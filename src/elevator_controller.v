==> flow/design.v <==
`timescale 1ns/1ns
module elevator_controller(
    input wire clk,  
    input wire rst,  
    input wire [3:0] f_req,  
    input wire [3:0] c_req,  
    output reg [3:0] request,  
    output reg [1:0] current_floor,  
    output reg direction,  
    output reg door_open  
);
localparam [3:0] IDLE_0 = 4'b0000,
                     IDLE_1 = 4'b0001,
                     IDLE_2 = 4'b0010,
                     IDLE_3 = 4'b0011,
                     MOVE_UP = 4'b0100,
                     MOVE_DOWN = 4'b0101,
                     OPEN_DOOR_0 = 4'b0110,
                     OPEN_DOOR_1 = 4'b0111,
                     OPEN_DOOR_2 = 4'b1000,
                     OPEN_DOOR_3 = 4'b1001;
    reg [3:0] state, next_state;
    reg [3:0] next_request;
always @(posedge clk or posedge rst) begin
        if (rst) begin
            state <= IDLE_0;
            request <= 4'b0000;
            current_floor <= 2'b00;
            direction <= 1'b1;
            door_open <= 1'b0;
        end else begin
            state <= next_state;
            request <= next_request;
        end
    end
always @(posedge clk) begin
        if (!rst) begin
            case (state)
                MOVE_UP: begin
                    current_floor <= current_floor + 2'b01;
                    door_open <= 1'b0;
                    direction <= 1'b1;
                end
                MOVE_DOWN: begin
                    current_floor <= current_floor - 2'b01;
                    door_open <= 1'b0;
                    direction <= 1'b0;
                end
                OPEN_DOOR_0: door_open <= 1'b1;
                OPEN_DOOR_1: door_open <= 1'b1;
                OPEN_DOOR_2: door_open <= 1'b1;
                OPEN_DOOR_3: door_open <= 1'b1;
                IDLE_0, IDLE_1, IDLE_2, IDLE_3: door_open <= 1'b0;
                default: ;
            endcase
        end
    end
wire [3:0] new_requests = f_req | c_req;
always @(*) begin
        next_request = request | new_requests;
        case (state)
            OPEN_DOOR_0: next_request = request & ~(4'b0001);
            OPEN_DOOR_1: next_request = request & ~(4'b0010);
            OPEN_DOOR_2: next_request = request & ~(4'b0100);
            OPEN_DOOR_3: next_request = request & ~(4'b1000);
            default: next_request = request | new_requests;
        endcase
    end
wire any_requests = |request;
wire up_req_exists = ((request[1] && (current_floor < 2'b01)) ||
                          (request[2] && (current_floor < 2'b10)) ||
                          (request[3] && (current_floor < 2'b11)));
wire down_req_exists = ((request[2] && (current_floor > 2'b10)) ||
                            (request[1] && (current_floor > 2'b01)) ||
                            (request[0] && (current_floor > 2'b00)));
always @(*) begin
    next_state = state;
        case (state)
            IDLE_0: begin
                if (!any_requests) next_state = IDLE_0;
                else if (request[0]) next_state = OPEN_DOOR_0;
                else if (direction && up_req_exists) next_state = MOVE_UP;
                else if (!direction && down_req_exists) next_state = MOVE_DOWN;
                else if (direction && !up_req_exists && down_req_exists) next_state = MOVE_DOWN;
                else if (!direction && !down_req_exists && up_req_exists) next_state = MOVE_UP;
            end
            IDLE_1: begin
                if (!any_requests) next_state = IDLE_1;
                else if (request[1]) next_state = OPEN_DOOR_1;
                else if (direction && up_req_exists) next_state = MOVE_UP;
                else if (!direction && down_req_exists) next_state = MOVE_DOWN;
                else if (direction && !up_req_exists && down_req_exists) next_state = MOVE_DOWN;
                else if (!direction && !down_req_exists && up_req_exists) next_state = MOVE_UP;
            end
            IDLE_2: begin
                if (!any_requests) next_state = IDLE_2;
                else if (request[2]) next_state = OPEN_DOOR_2;
                else if (direction && up_req_exists) next_state = MOVE_UP;
                else if (!direction && down_req_exists) next_state = MOVE_DOWN;
                else if (direction && !up_req_exists && down_req_exists) next_state = MOVE_DOWN;
                else if (!direction && !down_req_exists && up_req_exists) next_state = MOVE_UP;
            end
            IDLE_3: begin
                if (!any_requests) next_state = IDLE_3;
                else if (request[3]) next_state = OPEN_DOOR_3;
                else if (direction && up_req_exists) next_state = MOVE_UP;
                else if (!direction && down_req_exists) next_state = MOVE_DOWN;
                else if (direction && !up_req_exists && down_req_exists) next_state = MOVE_DOWN;
                else if (!direction && !down_req_exists && up_req_exists) next_state = MOVE_UP;
            end
            MOVE_UP: begin
                case (current_floor+1)
                    2'b00: next_state = IDLE_0;
                    2'b01: next_state = IDLE_1;
                    2'b10: next_state = IDLE_2;
                    2'b11: next_state = IDLE_3;
                endcase
            end
            MOVE_DOWN: begin
                case (current_floor-1)
                    2'b00: next_state = IDLE_0;
                    2'b01: next_state = IDLE_1;
                    2'b10: next_state = IDLE_2;
                    2'b11: next_state = IDLE_3;
                endcase
            end
            OPEN_DOOR_0: next_state = IDLE_0;
            OPEN_DOOR_1: next_state = IDLE_1;
            OPEN_DOOR_2: next_state = IDLE_2;
            OPEN_DOOR_3: next_state = IDLE_3;
            default: next_state = IDLE_0;
        endcase
    end
endmodule
## Reports on elevator_controller

Tool output for the design above, in the order of the flow.
Lines are those of the file above, counted from 1.
The mark - stands for no value.

| design | value |
|---|---|
| top module | elevator_controller |
| clock | clk |
| library | sky130hd |
| timing corner | tt_025C_1v80 |

## After elaboration

Source: Yosys, flattened and elaborated, memories not mapped. Widths are those after wreduce. Registers that Yosys merges into a memory's read port (data or address) are not register bits. Print and check cells do not count. Equal cells are merged and count once.

| operators by class | value |
|---|---|
| equality and inequality tests | 9 |
| multiplexer cells | 11 |
| bitwise operators | 6 |
| reduce/logical cells | 9 |

Operators with widths:

| cell | number |
|---|---|
| 4-bit 2-to-1 mux | 9 |
| 4-bit parallel mux with 8-bit select | 1 |
| 4-bit by 3-bit equality test with 1-bit output (second input constant) | 4 |
| 4-bit parallel mux with 4-bit select | 1 |
| 3-bit AND reduction | 4 |
| 4-bit by 2-bit equality test with 1-bit output (second input constant) | 2 |
| 4-bit equality test (second input constant) | 2 |
| 4-bit bitwise OR | 2 |
| 1-bit inverter | 4 |
| 4-bit by 1-bit equality test with 1-bit output (second input constant) | 1 |
| 4-bit zero test | 1 |
| 4-bit OR reduction | 1 |
| 1-bit logical OR | 2 |
| 2-bit OR reduction | 1 |

| word-level totals | value |
|---|---|
| flip-flop bits (word level) | 8 |
| input port bits | 10 |
| output and inout port bits | 8 |
| word-level cells | 40 |

## Depth

Yosys ltp: most cells in a row. Word level: on the elaborated netlist, between registers, memories and ports. Mapped: between sequential cells and ports; inverters and the memories' decode and read muxes count.

| depth | value |
|---|---|
| depth in word-level cells | 6 |
| ABC_AREA | 0 |
| mapped depth | 2 |
| mapped depth without buffers | 2 |

## Netlist

Yosys stat after the flow's synthesis: flattened, memories mapped to cells. It holds for the ABC_AREA given above (unset counts as 0); a run with the other value may have another netlist.
The area totals of this step are shown rounded.

| mapped netlist | value |
|---|---|
| cell count | 54 |
| mapped area | 592 µm² |
| sequential part of the area | 327 µm² |
| flip-flops | 13 |
| buffer cells | 4 |

Cell types:

| cell | number | total area (µm²) |
|---|---|---|
| sky130_fd_sc_hd__dfrtp_1 | 12 | 300.288 |
| sky130_fd_sc_hd__nor4b_1 | 4 | 35.034 |
| sky130_fd_sc_hd__a211oi_1 | 4 | 30.029 |
| sky130_fd_sc_hd__buf_4 | 4 | 30.029 |
| sky130_fd_sc_hd__dfstp_2 | 1 | 26.275 |
| sky130_fd_sc_hd__and2_1 | 4 | 25.024 |
| sky130_fd_sc_hd__nand2b_1 | 4 | 25.024 |
| sky130_fd_sc_hd__nor3_1 | 5 | 25.024 |
| sky130_fd_sc_hd__or3_1 | 4 | 25.024 |
| sky130_fd_sc_hd__inv_1 | 5 | 18.768 |
| sky130_fd_sc_hd__a21o_2 | 2 | 17.517 |
| sky130_fd_sc_hd__a211o_1 | 1 | 8.758 |
| sky130_fd_sc_hd__a31o_2 | 1 | 8.758 |
| sky130_fd_sc_hd__a41oi_1 | 1 | 8.758 |
| sky130_fd_sc_hd__conb_1 | 2 | 7.507 |

## Worst setup path after synthesis

OpenSTA on the mapped netlist: ideal clock, no wires. The path of least setup slack (recovery checks aside). Input and output delay are each 20% of the period. Register names are those of the netlist, which keeps one name where synthesis merged equal registers.

| path after synthesis | value |
|---|---|
| kind | register to register |
| start | reg state |
| end | reg request[2] |
| clock period | 2190 ps |
| library setup time | 94 ps |
| launch time at the first pin | 0 ps |
| arrival | 979 ps |
| required time | 2096 ps |
| setup slack | 1117 ps |
| delay of the path | 1073 ps |
| driving pins on the path | 3 |
| path buffers | 0 |
| period reached after synthesis | 1073 ps |

"delay of the path" = arrival - input delay + setup time.
"driving pins on the path" counts driving pins, that of a launching flip-flop among them; a cell with two outputs on the path counts twice.
"period reached after synthesis" is the clock period less the worst setup slack; recovery checks do not enter. This is arithmetic on one report: input and output delays are still those of the set period (20% each).
Where an end lacks its bit number, it is one bit of the signal, or one of the new flip-flops if synthesis recoded a state register.
Between the ends stands the longest chain of elaborated cells between them, by number of cells; it is not shown to be the way that was timed. Of several equally long chains one is given.
Each line given opens the expression or statement behind the cell; cells for indexed reads and writes are added by Yosys, which also makes memories of some case tables.

| on the way, after synthesis | value |
|---|---|
| cell sequence | sky130_fd_sc_hd__dfrtp_1 sky130_fd_sc_hd__or3_1 sky130_fd_sc_hd__a211oi_1 |
| cells in the longest elaborated chain | 3 |
| elaborated cells between the ends (all ways) | 9 |
| classes of those cells | eq/ne (4); mux (1); logic (3); reduce/logical (1) |

Ends and longest elaborated chain, after synthesis:

| item | line | RTL |
|---|---|---|
| start: declaration | 22 | `reg [3:0] state, next_state;` |
| start: assignment | 26 | `state <= IDLE_0;` |
| start: assignment | 32 | `state <= next_state;` |
| 4-bit by 3-bit equality test with 1-bit output | 61 | `case (state)` |
| 1-bit inverter | - |  |
| 3-bit AND reduction | - |  |
| end: assignment | 27 | `request <= 4'b0000;` |
| end: assignment | 33 | `request <= next_request;` |
| end: declaration | 7 | `output reg [3:0] request,` |

## Worst path after layout

Path of least setup slack in the final report of run 1 (OpenROAD, finished layout, wires in). Where an end is a register, its clock arrival counts in the times.
The report prints the path's times to 10 ps; the period is as set.

| path after layout | value |
|---|---|
| kind | register to register |
| start | reg state |
| end | reg request[0] |
| clock period | 882 ps |
| library setup time | 120 ps |
| launch time at the first pin | 290 ps |
| arrival | 1310 ps |
| required time | 1030 ps |
| setup slack | -280 ps |
| driving pins on the path | 4 |
| path buffers | 1 |

Where an end lacks its bit number, it is one bit of the signal, or one of the new flip-flops if synthesis recoded a state register.
Between the ends stands the longest chain of elaborated cells between them, by number of cells; it is not shown to be the way that was timed. Of several equally long chains one is given.

| on the way, after layout | value |
|---|---|
| cell sequence | sky130_fd_sc_hd__dfrtp_2 sky130_fd_sc_hd__buf_4 sky130_fd_sc_hd__nor4b_1 sky130_fd_sc_hd__a211oi_2 |
| cells in the longest elaborated chain | 3 |
| elaborated cells between the ends (all ways) | 9 |
| classes of those cells | eq/ne (4); mux (1); logic (3); reduce/logical (1) |

Ends and longest elaborated chain, after layout:

| item | line | RTL |
|---|---|---|
| start: declaration | 22 | `reg [3:0] state, next_state;` |
| start: assignment | 26 | `state <= IDLE_0;` |
| start: assignment | 32 | `state <= next_state;` |
| 4-bit by 3-bit equality test with 1-bit output | 61 | `case (state)` |
| 1-bit inverter | - |  |
| 3-bit AND reduction | - |  |
| end: assignment | 27 | `request <= 4'b0000;` |
| end: assignment | 33 | `request <= next_request;` |
| end: declaration | 7 | `output reg [3:0] request,` |

Measured data: module elevator_controller, platform sky130hd, 2 stored runs of the flow under differing settings, order arbitrary. Input and output delays are each 20% of the period that was set; the output load is 0.01 pF.
By "total design power" is meant OpenSTA's value without simulated activity: inputs other than the clock are taken to toggle once in ten clock periods, and the tool carries that through the logic.
The results are shown rounded.

#### Run 1

| setting | value |
|---|---|
| period_ns | `0.882` |
| CORE_UTILIZATION | `24` |
| SETUP_SLACK_MARGIN | `0.11` |
| PLACE_DENSITY | `0.74` |
| HOLD_SLACK_MARGIN | `-0.08` |
| CORE_ASPECT_RATIO | `0.68` |
| CORE_MARGIN | `9` |
| CELL_PAD_IN_SITES_GLOBAL_PLACEMENT | `1` |
| TNS_END_PERCENT | `15` |
| CTS_CLUSTER_SIZE | `100` |
| MIN_ROUTING_LAYER | `met1` |
| MAX_ROUTING_LAYER | `met5` |
| CAP_MARGIN | `20` |
| SLEW_MARGIN | `20` |

| result | value |
|---|---|
| area of the standard cells in the finished layout | 937 µm² |
| die footprint | 4610 µm² |
| area of the synthesized netlist | 592 µm² |
| utilization | 0.412 |
| total design power | 1.04 mW |
| setup slack of the worst path | -280 ps |
| post-route setup TNS | -2440 ps |

#### Run 2

| setting | value |
|---|---|
| period_ns | `1.8` |
| CORE_UTILIZATION | `66` |
| SETUP_SLACK_MARGIN | `0.54` |
| HOLD_SLACK_MARGIN | `-0.0` |
| CORE_MARGIN | `7` |
| TNS_END_PERCENT | `20` |
| CAP_MARGIN | `30` |
| MAX_ROUTING_LAYER | `met5` |
| SLEW_MARGIN | `20` |

Not finished: floorplanning ended with error PDN-0185.
